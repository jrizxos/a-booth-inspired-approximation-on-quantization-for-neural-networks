==> flow/design.v <==
`timescale 1ns / 1ps
module PE#(
    parameter integer NB  = 27,                                      
    parameter integer NID = 7,                                       
    parameter idx =  7'd0                                            
    )(                      
    input                 clk,                                       
    input   wire    [7:0] A_in,                                      
    input   wire [NB-1:0] B_in,                                      
    output  wire    [7:0] C_out,                                     
    output  wire [NB-1:0] D_out                                      
);
reg  [7:0]       A_reg;                                              
reg  [NB-1:0]    D_reg;                                              
reg mode_reg;                                                        
localparam integer SC = 3;                                           
localparam STATE_IDLE = 3'b001;                       
localparam STATE_LOAD = 3'b010;                       
localparam STATE_MULT = 3'b100;                       
reg  [SC-1:0]    State_reg;                                          
localparam CTRL_RSET = 3'd1;                                         
localparam CTRL_ALT2 = 3'd2;                                         
localparam CTRL_INTM = 3'd3;                                         
localparam CTRL_LOAD = 3'd4;                                         
localparam CTRL_MULT = 3'd5;                                         
wire control_in = B_in[NB-1] & (B_in[5:3] == B_in[2:0]);             
wire [2:0] control_sig = B_in[2:0];                                  
wire weight_in = B_in[NB-1] & ~control_in;                           
wire [NID-1:0] IDX = B_in[NID+5:6];                                  
reg  [5:0]       Weight_reg;                                         
wire A_ext_bit = A_in[7] & mode_reg;                                 
wire [NB-2:0] A_extended = {{(NB-9){A_ext_bit}}, A_in};              
wire [2:0] sft_amm_p = Weight_reg[5:3];                              
wire [2:0] sft_amm_n = Weight_reg[2:0];                              
wire [NB-2:0] pp_p = A_extended << sft_amm_p;                        
wire [NB-2:0] pp_n = A_extended << sft_amm_n;                        
wire [NB-2:0] subtraction = pp_p - pp_n;                             
wire [NB-2:0] bias = B_in[NB-2:0];
wire [NB-2:0] product = subtraction + bias;                          
assign C_out = A_reg;                                                
assign D_out = D_reg;                                                
always @(posedge clk) begin                     
    if(control_in && (control_sig == CTRL_RSET)) begin               
        A_reg <= A_in;                                               
        mode_reg <= 0;
        Weight_reg <= 0;
        D_reg <= B_in;
        State_reg <= STATE_IDLE;                                     
    end
    else begin                                                       
        A_reg <= A_in;                                               
        case(State_reg) 
            STATE_IDLE: begin                                        
                if(control_in && 
                  (control_sig == CTRL_ALT2)) begin                  
                    mode_reg <= 0;                                   
                    D_reg <= B_in;                                   
                end
                else if(control_in &&
                       (control_sig == CTRL_INTM)) begin             
                    mode_reg <= 1;                                   
                    D_reg <= B_in;                                   
                end
                else if(control_in &&
                       (control_sig == CTRL_LOAD)) begin             
                    State_reg <= STATE_LOAD;                         
                    D_reg <= B_in;                                   
                end
                else if(control_in &&
                       (control_sig == CTRL_MULT)) begin             
                    State_reg <= STATE_MULT;                         
                    D_reg <= B_in;                                   
                end
                else D_reg <= 0;                                     
            end
            STATE_LOAD: begin                                        
                if(weight_in && IDX == idx) begin                    
                    Weight_reg <= B_in[5:0];                         
                    D_reg <= 0;                                      
                    State_reg <= STATE_IDLE;                         
                end
                else begin                                           
                    D_reg <= B_in;                                   
                end
            end
            STATE_MULT: begin                                        
                if(control_in &&
                  (control_sig == CTRL_ALT2)) begin                  
                    State_reg <= STATE_IDLE;                         
                    D_reg <= B_in;                                   
                end
                else D_reg <= {1'b0, product};                       
            end
            default: State_reg <= STATE_IDLE;                        
        endcase
    end
end
endmodule
## From RTL to reports: PE

What the tools print for PE, step after step.
Lines are those of the file above, counted from 1.
The mark -- stands for no value.

- Top module: PE
- Clock: clk
- Cell library: sky130hd
- Library corner: tt_025C_1v80

## Word-level counts

Source: Yosys, flattened and elaborated, memories not mapped. Widths are those after wreduce. Registers that Yosys merges into a memory's read port (data or address) are not register bits. Print and check cells do not count. Equal cells are merged and count once.

- Add/subtract/negate cells: 2
- Eq/ne operators: 14
- Shift-type cells: 2
- Muxes and demuxes: 17
- Bitwise gates (word level): 4
- Reductions and logical operators: 12

Operator list:

| kind | count |
|---|---|
| two-way mux 27 bit | 7 |
| parallel mux 27 bit (select 3 bit) | 1 |
| << shifter 26 x 3 -> 26 bit | 2 |
| adder 26 bit | 1 |
| subtractor 26 bit | 1 |
| two-way mux 3 bit | 6 |
| equality test 3 x 2 -> 1 bit with constant B | 3 |
| equality test 3 bit with constant B | 3 |
| parallel mux 3 bit (select 3 bit) | 1 |
| != test 2 bit with constant B | 4 |
| logical NOT 7 bit | 1 |
| logical AND 1 bit | 6 |
| equality test 3 x 1 -> 1 bit with constant B | 2 |
| AND reduction 5 bit | 1 |
| AND reduction 2 bit | 2 |
| nonzero test 4 bit | 1 |
| AND 1 bit | 3 |
| equality test 3 bit | 1 |
| != test 3 bit with constant B | 1 |
| nonzero test 2 bit | 1 |
| two-way mux 1 bit | 2 |
| inverter 1 bit | 1 |

- Flip-flop bits (word level): 45
- Output and inout port bits: 35
- Word-level cells: 56

## Longest topological paths

Longest topological path by Yosys (ltp), each cell counted once; first at word level (registers and memories cut), then after technology mapping (sequential cells cut; the memories' decode and read muxes count).

- Depth after elaboration: 9
- ABC_AREA: 1
- Depth in mapped cells: 24
- Depth with buffers taken out: 23

## Netlist

The flow's flattened synthesis, as Yosys stat reports it; memories are mapped. The netlist is that of the ABC_AREA named above (0 if unset); the other value can give another one.
Totals and module areas in this step are rounded.

Cell types:

| cell type | count | total area (sq um) |
|---|---|---|
| sky130_fd_sc_hd__nand2_1 | 264 | 990.95 |
| sky130_fd_sc_hd__edfxtp_1 | 27 | 810.778 |
| sky130_fd_sc_hd__inv_1 | 141 | 529.258 |
| sky130_fd_sc_hd__dfxtp_1 | 18 | 360.346 |
| sky130_fd_sc_hd__ha_1 | 26 | 325.312 |
| sky130_fd_sc_hd__fa_1 | 15 | 300.288 |
| sky130_fd_sc_hd__nand3_1 | 51 | 255.245 |
| sky130_fd_sc_hd__o21ai_0 | 49 | 245.235 |
| sky130_fd_sc_hd__nor2_1 | 56 | 210.202 |
| sky130_fd_sc_hd__a21oi_1 | 19 | 95.091 |
| sky130_fd_sc_hd__xor2_1 | 8 | 70.067 |
| sky130_fd_sc_hd__nand4_1 | 11 | 68.816 |
| sky130_fd_sc_hd__mux2i_1 | 6 | 60.058 |
| sky130_fd_sc_hd__xnor2_1 | 6 | 52.55 |
| sky130_fd_sc_hd__a211oi_1 | 6 | 45.043 |
| sky130_fd_sc_hd__nor3_1 | 9 | 45.043 |
| sky130_fd_sc_hd__clkbuf_1 | 10 | 37.536 |
| sky130_fd_sc_hd__xnor2_2 | 2 | 32.531 |

Other cell types: 25; their cells: 46.

- Cell count: 770
- Cell area after synthesis: 0.0049 sq mm
- Area of sequential cells: 0.0012 sq mm
- Flip-flops: 45
- Buffer cells: 15

## Worst setup path after synthesis

Path of least setup slack by OpenSTA after synthesis, without wires, with an ideal clock, recovery checks aside; 20% of the period is set as input and as output delay. Where synthesis merged equal registers, the netlist keeps one of their names.

- Path type: input -> register
- Start point: input A_in[1]
- End point: register D_reg[16]
- Period: 4840 ps
- Library setup time: 252 ps
- Arrival time: 3423 ps
- Required time: 4588 ps
- Path slack: 1165 ps
- Delay of the path: 2707 ps
- Driving pins on the path: 18
- Buffers on the path: 0
- Synthesis period reached: 3675 ps

"delay of the path" = arrival - input delay + setup time.
"driving pins on the path" counts driving pins, that of a launching flip-flop among them; a cell with two outputs on the path counts twice.
"synthesis period reached" = period - worst setup slack (recovery checks aside). The figure is calculated, with input and output delays left at 20% of the set period.
Between the ends stands the longest chain of elaborated cells between them, by number of cells; it is not shown to be the way that was timed. Of several equally long chains one is given.
Each line given opens the expression or statement behind the cell; cells for indexed reads and writes are added by Yosys, which also makes memories of some case tables.
At most two assigning lines are given for a register; there are more.

- Cell sequence: sky130_fd_sc_hd__inv_1 sky130_fd_sc_hd__o21ai_0 sky130_fd_sc_hd__inv_1 sky130_fd_sc_hd__nand2_1 sky130_fd_sc_hd__o21ai_0 sky130_fd_sc_hd__or2_2 sky130_fd_sc_hd__fa_1 sky130_fd_sc_hd__inv_1 sky130_fd_sc_hd__ha_1 sky130_fd_sc_hd__nand2_1 sky130_fd_sc_hd__nand2_1 sky130_fd_sc_hd__nor2_1 sky130_fd_sc_hd__nor2_1 sky130_fd_sc_hd__nor2_1 sky130_fd_sc_hd__o21ai_0 sky130_fd_sc_hd__or2_2 sky130_fd_sc_hd__nand3_1 sky130_fd_sc_hd__nand2_1
- Cells in the longest elaborated chain: 6

RTL lines, path post-synthesis:

| what | RTL line | source |
|---|---|---|
| start: declaration | 8 | `input   wire    [7:0] A_in,` |
| << shifter 26 x 3 -> 26 bit | 35 | `wire [NB-2:0] pp_p = A_extended << sft_amm_p;` |
| subtractor 26 bit | 37 | `wire [NB-2:0] subtraction = pp_p - pp_n;` |
| adder 26 bit | 39 |  |
| two-way mux 27 bit | 87 | `if(control_in &&` |
| parallel mux 27 bit (select 3 bit) | 52 | `case(State_reg)` |
| two-way mux 27 bit | 43 | `if(control_in && (control_sig == CTRL_RSET)) begin` |
| end: assignment | 47 | `D_reg <= B_in;` |
| end: assignment | 57 | `D_reg <= B_in;` |
| end: declaration | 14 | `reg  [NB-1:0]    D_reg;` |

## Path in the finished layout

From the final timing report of entry B: the path of least setup slack in the routed layout; clock arrival at registers is part of the times.
The report prints the path's times to 10 ps; the period is as set.

- Path type: input -> register
- Start point: input A_in[1]
- End point: register D_reg[16]
- Period: 6450 ps
- Library setup time: 240 ps
- Arrival time: 4800 ps
- Required time: 6510 ps
- Path slack: 1710 ps
- Driving pins on the path: 17
- Buffers on the path: 1

Between the ends stands the longest chain of elaborated cells between them, by number of cells; it is not shown to be the way that was timed. Of several equally long chains one is given.
At most two assigning lines are given for a register; there are more.

- Cell sequence: sky130_fd_sc_hd__clkdlybuf4s50_1 sky130_fd_sc_hd__inv_1 sky130_fd_sc_hd__o21ai_0 sky130_fd_sc_hd__o21ai_0 sky130_fd_sc_hd__nor2_1 sky130_fd_sc_hd__fa_1 sky130_fd_sc_hd__inv_1 sky130_fd_sc_hd__ha_1 sky130_fd_sc_hd__nand2_1 sky130_fd_sc_hd__nand2_1 sky130_fd_sc_hd__nor2_1 sky130_fd_sc_hd__nor2_1 sky130_fd_sc_hd__nor2_1 sky130_fd_sc_hd__o21ai_0 sky130_fd_sc_hd__or2_2 sky130_fd_sc_hd__nand3_1 sky130_fd_sc_hd__nand2_1
- Cells in the longest elaborated chain: 6

RTL lines, path post-layout:

| what | RTL line | source |
|---|---|---|
| start: declaration | 8 | `input   wire    [7:0] A_in,` |
| << shifter 26 x 3 -> 26 bit | 35 | `wire [NB-2:0] pp_p = A_extended << sft_amm_p;` |
| subtractor 26 bit | 37 | `wire [NB-2:0] subtraction = pp_p - pp_n;` |
| adder 26 bit | 39 |  |
| two-way mux 27 bit | 87 | `if(control_in &&` |
| parallel mux 27 bit (select 3 bit) | 52 | `case(State_reg)` |
| two-way mux 27 bit | 43 | `if(control_in && (control_sig == CTRL_RSET)) begin` |
| end: assignment | 47 | `D_reg <= B_in;` |
| end: assignment | 57 | `D_reg <= B_in;` |
| end: declaration | 14 | `reg  [NB-1:0]    D_reg;` |

Lab notebook: PE

Record of 2 stored runs of the RTL-to-layout flow on PE, platform sky130hd. The runs are unordered. Constraints: input delay and output delay 20% of the set period each, output load 0.01 pF.
"reached clock period" is the run's clock period less its worst setup slack. It is reckoned from that one timing run; input and output delays stay at 20% of the period that was set.
"time used up by the worst setup path" means the part of the period allowed to the worst setup path (the constraints hold back 20% at inputs and 20% at outputs) less its slack; where the path has registers, the arrival times of their clocks count too.
By "total power of the final layout" is meant OpenSTA's value without simulated activity: inputs other than the clock are taken to toggle once in ten clock periods, and the tool carries that through the logic.
"time used up by the worst setup path" is known to 10 ps.
The results are shown rounded.

### Entry A

==> flow/run.sh <==
#!/bin/bash
# the make line also repeats the synthesis and layout settings of config.mk as NAME=value (left out here)
make -C /OpenROAD-flow-scripts/flow DESIGN_CONFIG=/design/flow/config.mk WORK_HOME=/design/flow/orfs CLKGATE_MAP_FILE= finish
==> flow/config.mk <==
export PLATFORM = sky130hd
export DESIGN_NAME = PE
export DESIGN_NICKNAME = PE
export VERILOG_FILES = /design/flow/design.v
export SDC_FILE = /design/flow/constraint.sdc
export NUM_CORES = 4
export LEC_CHECK = 0
export CAP_MARGIN = 0
export CELL_PAD_IN_SITES_GLOBAL_PLACEMENT = 3
export CORE_MARGIN = 9
export CORE_UTILIZATION = 66
export CTS_CLUSTER_DIAMETER = 255
export MIN_ROUTING_LAYER = met2
export PLACE_DENSITY_LB_ADDON = 0.2
export SETUP_SLACK_MARGIN = 1.45
export SLEW_MARGIN = 5
export TNS_END_PERCENT = 20
==> flow/constraint.sdc <==
create_clock -name core_clock -period 6.4 [get_ports {clk}]
set_input_delay 1.2800 -clock core_clock [delete_from_list [all_inputs] [get_ports {clk}]]
set_output_delay 1.2800 -clock core_clock [all_outputs]
set_load 0.01 [all_outputs]

Outcome of entry A: no final report: placement broke off with FLW-0024

### Entry B

==> flow/run.sh <==
#!/bin/bash
# the make line also repeats the synthesis and layout settings of config.mk as NAME=value (left out here)
make -C /OpenROAD-flow-scripts/flow DESIGN_CONFIG=/design/flow/config.mk WORK_HOME=/design/flow/orfs CLKGATE_MAP_FILE= finish
==> flow/config.mk <==
export PLATFORM = sky130hd
export DESIGN_NAME = PE
export DESIGN_NICKNAME = PE
export VERILOG_FILES = /design/flow/design.v
export SDC_FILE = /design/flow/constraint.sdc
export NUM_CORES = 4
export LEC_CHECK = 0
export ABC_AREA = 1
export CAP_MARGIN = 35
export CELL_PAD_IN_SITES_DETAIL_PLACEMENT = 0
export CORE_ASPECT_RATIO = 0.7
export CORE_MARGIN = 6
export CORE_UTILIZATION = 56
export CTS_CLUSTER_DIAMETER = 165
export PLACE_DENSITY_LB_ADDON = 0.27
export SETUP_SLACK_MARGIN = -0.37
export SLEW_MARGIN = 20
export TNS_END_PERCENT = 75
==> flow/constraint.sdc <==
create_clock -name core_clock -period 6.45 [get_ports {clk}]
set_input_delay 1.2900 -clock core_clock [delete_from_list [all_inputs] [get_ports {clk}]]
set_output_delay 1.2900 -clock core_clock [all_outputs]
set_load 0.01 [all_outputs]

Results of entry B:
- Time used up by the worst setup path: 3450 ps
- Class of the worst setup path: input -> register
- Worst slack on setup checks: 1700 ps
- Netlist area reported by Yosys: 0.0049 sq mm
- Final worst hold slack: 520 ps
- Std-cell area (final layout): 0.0059 sq mm
- Total negative slack: 0 ps
- Overall die area: 0.011 sq mm
- Post-route utilization: 0.69
- Total power of the final layout: 2.7 mW
- Reached clock period: 4739 ps
